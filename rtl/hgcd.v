==> flow/design.v <==
module gcd(
    input wire[7:0] a,
    input wire[7:0] b,
    input wire ld,
    input wire clk,
    input wire reset,
    output wire[7:0] q,
    output wire rdy);
    reg [7:0] areg, areg_next;
    reg [7:0] breg, breg_next;
    reg [7:0] qvar;
    reg rdyvar;
    localparam Sidle = 0, Sactive = 1;
    reg state, state_next;
    always @(posedge clk, posedge reset)
       if (reset)
          begin
          state <= Sidle;
          areg  <= 8'b0;
          breg  <= 8'b0;
          end
       else
          begin
          state <= state_next;
          areg  <= areg_next;
          breg  <= breg_next;
          end
    assign rdy = rdyvar;
    assign q   = qvar;
    always @(*)
      begin
      areg_next  = areg;
      breg_next  = breg;
      state_next = state;
      qvar       = 8'd0;
      rdyvar     = 1'd0;
      case (state)
        Sidle:
          if (ld)
            begin
               areg_next = a;
               breg_next = b;
               state_next = Sactive;
            end
        Sactive:
          if (areg == breg)
             begin
		state_next = Sidle;
		qvar       = areg;
		rdyvar     = 1'b1;
             end
          else
             begin
		areg_next = (areg > breg) ? areg - breg : areg;
		breg_next = (breg > areg) ? breg - areg : breg;
             end
        default:
          state_next = Sidle;
      endcase
      end
endmodule
module hgcd(
    input wire[7:0] a,
    input wire[7:0] b,
    input wire ld,
    input wire clk,
    input wire reset,
    output wire[7:0] q,
    output wire rdy);
   localparam S00 = 0, S01 = 1, S10 = 2, S11 = 3, SW = 4;
   reg [2:0] 	state, state_next;
   reg 		ld1,  ld2;
   wire 	rdy1, rd2;
   wire [7:0] 	q1,    q2;
   reg [7:0] 	qbackup;
   reg [7:0] 	qvar;
   reg          rdyvar;
   gcd gcd1(.a(a), .b(b), .ld(ld1), .clk(clk), .reset(reset), .q(q1), .rdy(rdy1));
   gcd gcd2(.a(a), .b(b), .ld(ld2), .clk(clk), .reset(reset), .q(q2), .rdy(rdy2));
   assign q   = qvar;
   assign rdy = rdyvar;
   always @(posedge clk, posedge reset)
     if (reset)
       begin
	  state   <= S00;
	  qbackup <= 8'b0;
       end
     else
       begin
	  state   <= state_next;
	  qbackup <= q2;
       end
   always @(*)
     begin
	ld1 = 1'b0;
	ld2 = 1'b0;
	state_next = state;
	qvar = 8'b0;
	rdyvar = 1'b0;
	case (state)
	  S00:
	    if (ld)
	      begin
		 ld1 = 1'b1;
		 state_next = S01;
	      end
	  S01:
	    if (!ld & rdy1)
	      begin
		 qvar = q1;
		 rdyvar = 1'b1;		 
		 state_next = S00;
	      end
	    else if (ld & rdy1)
	      begin
		 qvar = q1;
		 rdyvar = 1'b1;		 
		 ld2 = 1'b1;
		 state_next = S10;
	      end
	    else if (ld & !rdy1)
	      begin
		 ld2 = 1'b1;
		 state_next = S11;
	      end
	  S10:
	    if (!ld & rdy2)
	      begin
		 qvar = q2;
		 rdyvar = 1'b1;		 
		 state_next = S00;
	      end
	    else if (ld & rdy2)
	      begin
		 qvar = q2;
		 rdyvar = 1'b1;		 
		 ld1 = 1'b1;
		 state_next = S01;		 
	      end
	    else if (ld * !rdy2)
	      begin
		 ld1 = 1'b1;
		 state_next = S11;
	      end
	  S11:
	    if (rdy1 & !rdy2)
	      begin
		 qvar = q1;
		 rdyvar = 1'b1;		 
		 state_next = S10;
	      end
	    else if (!rdy1 & rdy2)
	      begin
		 qvar = q2;
		 rdyvar = 1'b1;		 
		 state_next = S01;
	      end
	    else if (rdy1 & rdy2)
	      begin
		 qvar = q1;
		 rdyvar = 1'b1;		 
		 state_next = SW;
	      end
	  SW:
	    begin
	       qvar = qbackup;
	       rdyvar = 1'b1;		 
	       state_next = S00;	       
	    end
	  default:
	    state_next = S00;
	endcase
     end
endmodule
### From RTL to reports: hgcd

What the tools print for hgcd, step after step.
Line numbers count from 1 in the design file above.
Cell names lack the library's common part.
A cell with -- has no value.

| inputs | value |
|---|---|
| top module | hgcd |
| clock port | clk |
| cell library | sky130hd |
| library corner | tt_025C_1v80 |

### Word level

Source: Yosys, flattened and elaborated, memories not mapped. Widths are those after wreduce. Registers that Yosys merges into a memory's read port (data or address) are not register bits. Print and check cells do not count. Equal cells are merged and count once.

| bit counts | value |
|---|---|
| register bits after elaboration | 45 |
| bits of input ports | 19 |

| operators by class | value |
|---|---|
| add/subtract/negate cells | 4 |
| reductions and logical operators | 9 |
| $lt $le $gt $ge | 4 |
| $mul | 1 |
| mux-type cells | 66 |
| bitwise logic cells | 10 |
| equal/unequal tests | 18 |

Operators by type and width:

| kind | number |
|---|---|
| 8-bit two-way mux | 21 |
| 8-bit case mux with 2-bit select | 6 |
| 8-bit subtractor | 4 |
| 8-bit greater-than comparator | 4 |
| 8-bit case mux with 4-bit select | 1 |
| 3-bit two-way mux | 10 |
| 1-bit two-way mux | 21 |
| 2-bit inequality test (second input constant) | 9 |
| 8-bit equality test | 2 |
| 3-bit AND reduction | 4 |
| 4-bit inequality test (second input constant) | 3 |
| 3-bit case mux with 4-bit select | 1 |
| 1-bit case mux with 2-bit select | 5 |
| 1-bit bitwise AND | 8 |
| 3-bit by 2-bit equality test with 1-bit output (second input constant) | 2 |
| 4-bit AND reduction | 1 |
| 1-bit case mux with 4-bit select | 1 |
| 1-bit logical NOT | 3 |
| 3-bit by 1-bit equality test with 1-bit output (second input constant) | 1 |
| 3-bit equality test (second input constant) | 1 |
| 3-bit logical NOT | 1 |
| 1-bit NOT | 2 |
| 1-bit by 1-bit multiplier with 1-bit output | 1 |

### Longest topological paths

Yosys ltp: most cells in a row. Word level: on the elaborated netlist, between registers, memories and ports. Mapped: between sequential cells and ports; inverters and the memories' decode and read muxes count.

| logic depth | value |
|---|---|
| word-level depth | 11 |
| ABC_AREA | 0 |
| depth in mapped cells | 9 |

### After synthesis

Yosys stat after the flow's synthesis: flattened, memories mapped to cells. It holds for the ABC_AREA given above (unset counts as 0); a run with the other value may have another netlist.
The area totals of this step are shown rounded.

Cell types:

| cell | number |
|---|---|
| dfrtp_1 | 46 |
| ha_1 | 32 |
| a21oi_1 | 38 |
| nor2_1 | 48 |
| mux2i_1 | 17 |
| inv_1 | 44 |
| o21ai_0 | 24 |
| o31ai_1 | 12 |
| a22oi_1 | 11 |
| fa_1 | 4 |
| mux2_2 | 7 |
| nand2_1 | 21 |
| nand2b_1 | 12 |
| nor2b_1 | 10 |
| a211oi_1 | 8 |
| xor2_1 | 6 |
| a31oi_1 | 8 |
| or3_1 | 8 |

Other cell types: 47; their cells: 106.

| mapped netlist | value |
|---|---|
| sequential part of the area | 0.001177 mm² |
| buffers | 24 |
| cell area after synthesis | 0.003984 mm² |
| flip-flops | 47 |
| cell count | 462 |

The figures by module come from a second, unflattened synthesis with its own total; it is not the netlist above.

| unflattened totals | value |
|---|---|
| cell total of the unflattened synthesis | 446 |
| area total of the unflattened synthesis | 0.003926 mm² |

Each row is one instance without its submodules.

Modules:

| module | area (mm²) | cells | sequential area (mm²) | times used |
|---|---|---|---|---|
| gcd | 0.001658 | 196 | 0.0004254 | 2 |
| hgcd | 0.0006106 | 54 | 0.0003266 | 1 |

### Worst setup path after synthesis

Path of least setup slack by OpenSTA after synthesis, without wires, with an ideal clock, recovery checks aside; 20% of the period is set as input and as output delay. Where synthesis merged equal registers, the netlist keeps one of their names.

| path after synthesis | value |
|---|---|
| path type | register to output |
| start | reg gcd2.breg[5] |
| end | out q[5] |
| required time | 1816 ps |
| launch time at the first pin | 0 ps |
| data arrival time | 1808 ps |
| setup slack | 8 ps |
| output delay | 454 ps |
| path delay | 1808 ps |
| period | 2270 ps |
| stages on the path | 7 |
| period reached after synthesis | 2262 ps |

"path delay" is the arrival time less input delay plus setup time.
A path that ends at an output port has no setup time.
"stages on the path" counts driving pins, that of a launching flip-flop among them; a cell with two outputs on the path counts twice.
"period reached after synthesis" = period - worst setup slack (recovery checks aside). The figure is calculated, with input and output delays left at 20% of the set period.
Between the ends stands the longest chain of elaborated cells between them, by number of cells; it is not shown to be the way that was timed. Of several equally long chains one is given.
A line is the first line of the expression or statement that the cell stems from. Yosys adds cells for indexed reads and writes and turns some case tables into memories.

| on the way, after synthesis | value |
|---|---|
| cell sequence | dfrtp_1 -> inv_1 -> ha_1 -> and4_1 -> nand3_2 -> clkbuf_1 -> o31ai_1 |
| cells in the longest elaborated chain | 8 |
| elaborated cells on any way between the ends | 17 |
| those cells by class | eq/ne (1); mux (10); logic (5); reduce/logical (1) |

Ends and longest elaborated chain, after synthesis:

| item | line | source |
|---|---|---|
| start: declaration | 10 | `reg [7:0] breg, breg_next;` |
| start: assignment | 20 | `breg  <= 8'b0;` |
| start: assignment | 26 | `breg  <= breg_next;` |
| 8-bit equality test | 46 | `if (areg == breg)` |
| 1-bit two-way mux | 46 |  |
| 1-bit case mux with 2-bit select | 37 | `case (state)` |
| 1-bit bitwise AND | 158 | `else if (rdy1 & rdy2)` |
| 8-bit two-way mux | 158 |  |
| 8-bit two-way mux | 152 | `else if (!rdy1 & rdy2)` |
| 8-bit two-way mux | 146 | `if (rdy1 & !rdy2)` |
| 8-bit case mux with 4-bit select | 100 | `case (state)` |
| end: declaration | 68 | `output wire[7:0] q,` |

### Path in the finished layout

Path of least setup slack in the final report of job 1 (OpenROAD, finished layout, wires in). Where an end is a register, its clock arrival counts in the times.
The report prints the path's times to 10 ps; the period is as set.

| path post-layout | value |
|---|---|
| path type | register to output |
| start | reg gcd1.areg[4] |
| end | out q[4] |
| required time | 1120 ps |
| data arrival time | 2170 ps |
| stages on the path | 9 |
| period | 1400 ps |
| setup slack | -1050 ps |
| launch time at the first pin | 300 ps |
| output delay | 280 ps |

Between the ends stands the longest chain of elaborated cells between them, by number of cells; it is not shown to be the way that was timed. Of several equally long chains one is given.

| on the way, post-layout | value |
|---|---|
| cell sequence | dfrtp_1 -> ha_4 -> nand4_4 -> or3_4 -> buf_6 -> a21oi_4 -> buf_12 -> o31ai_1 -> buf_2 |
| cells in the longest elaborated chain | 8 |
| elaborated cells on any way between the ends | 17 |
| those cells by class | eq/ne (1); mux (10); logic (5); reduce/logical (1) |

Ends and longest elaborated chain, post-layout:

| item | line | source |
|---|---|---|
| start: declaration | 9 | `reg [7:0] areg, areg_next;` |
| start: assignment | 19 | `areg  <= 8'b0;` |
| start: assignment | 25 | `areg  <= areg_next;` |
| 8-bit equality test | 46 | `if (areg == breg)` |
| 1-bit two-way mux | 46 |  |
| 1-bit case mux with 2-bit select | 37 | `case (state)` |
| 1-bit bitwise AND | 158 | `else if (rdy1 & rdy2)` |
| 8-bit two-way mux | 158 |  |
| 8-bit two-way mux | 152 | `else if (!rdy1 & rdy2)` |
| 8-bit two-way mux | 146 | `if (rdy1 & !rdy2)` |
| 8-bit case mux with 4-bit select | 100 | `case (state)` |
| end: declaration | 68 | `output wire[7:0] q,` |

Below are 2 stored runs of the flow (Yosys, OpenROAD; platform sky130hd) on hgcd, each with its settings and what was measured, unordered. Constraints: input delay and output delay 20% of the set period each, output load 0.01 pF.
"achieved clock period" is the run's clock period less its worst setup slack. It is reckoned from that one timing run; input and output delays stay at 20% of the period that was set.
Results are given in rounded form.

#### Job 1

| setting | value |
|---|---|
| period_ns | `1.4` |
| CAP_MARGIN | `20` |
| CORE_MARGIN | `2` |
| CORE_UTILIZATION | `40` |
| SLEW_MARGIN | `20` |

| result | value |
|---|---|
| achieved clock period | 2448 ps |
| area of the die | 0.01077 mm² |
| area of the synthesized netlist | 0.003984 mm² |
| setup slack of the worst path | -1048 ps |
| post-layout utilization | 66.8 % |
| standard-cell area after layout | 0.006495 mm² |

#### Job 2

| setting | value |
|---|---|
| period_ns | `2.14` |
| CORE_UTILIZATION | `66` |
| SETUP_SLACK_MARGIN | `0.08` |
| PLACE_DENSITY | `0.49` |
| CORE_MARGIN | `4` |
| CELL_PAD_IN_SITES_DETAIL_PLACEMENT | `0` |
| ABC_AREA | `0` |
| GPL_TIMING_DRIVEN | `0` |
| GPL_ROUTABILITY_DRIVEN | `1` |
| CTS_CLUSTER_SIZE | `96` |
| CTS_CLUSTER_DIAMETER | `260` |
| MIN_ROUTING_LAYER | `met2` |
| CAP_MARGIN | `20` |
| SLEW_MARGIN | `20` |

Incomplete, routing halted on DPL-0038.
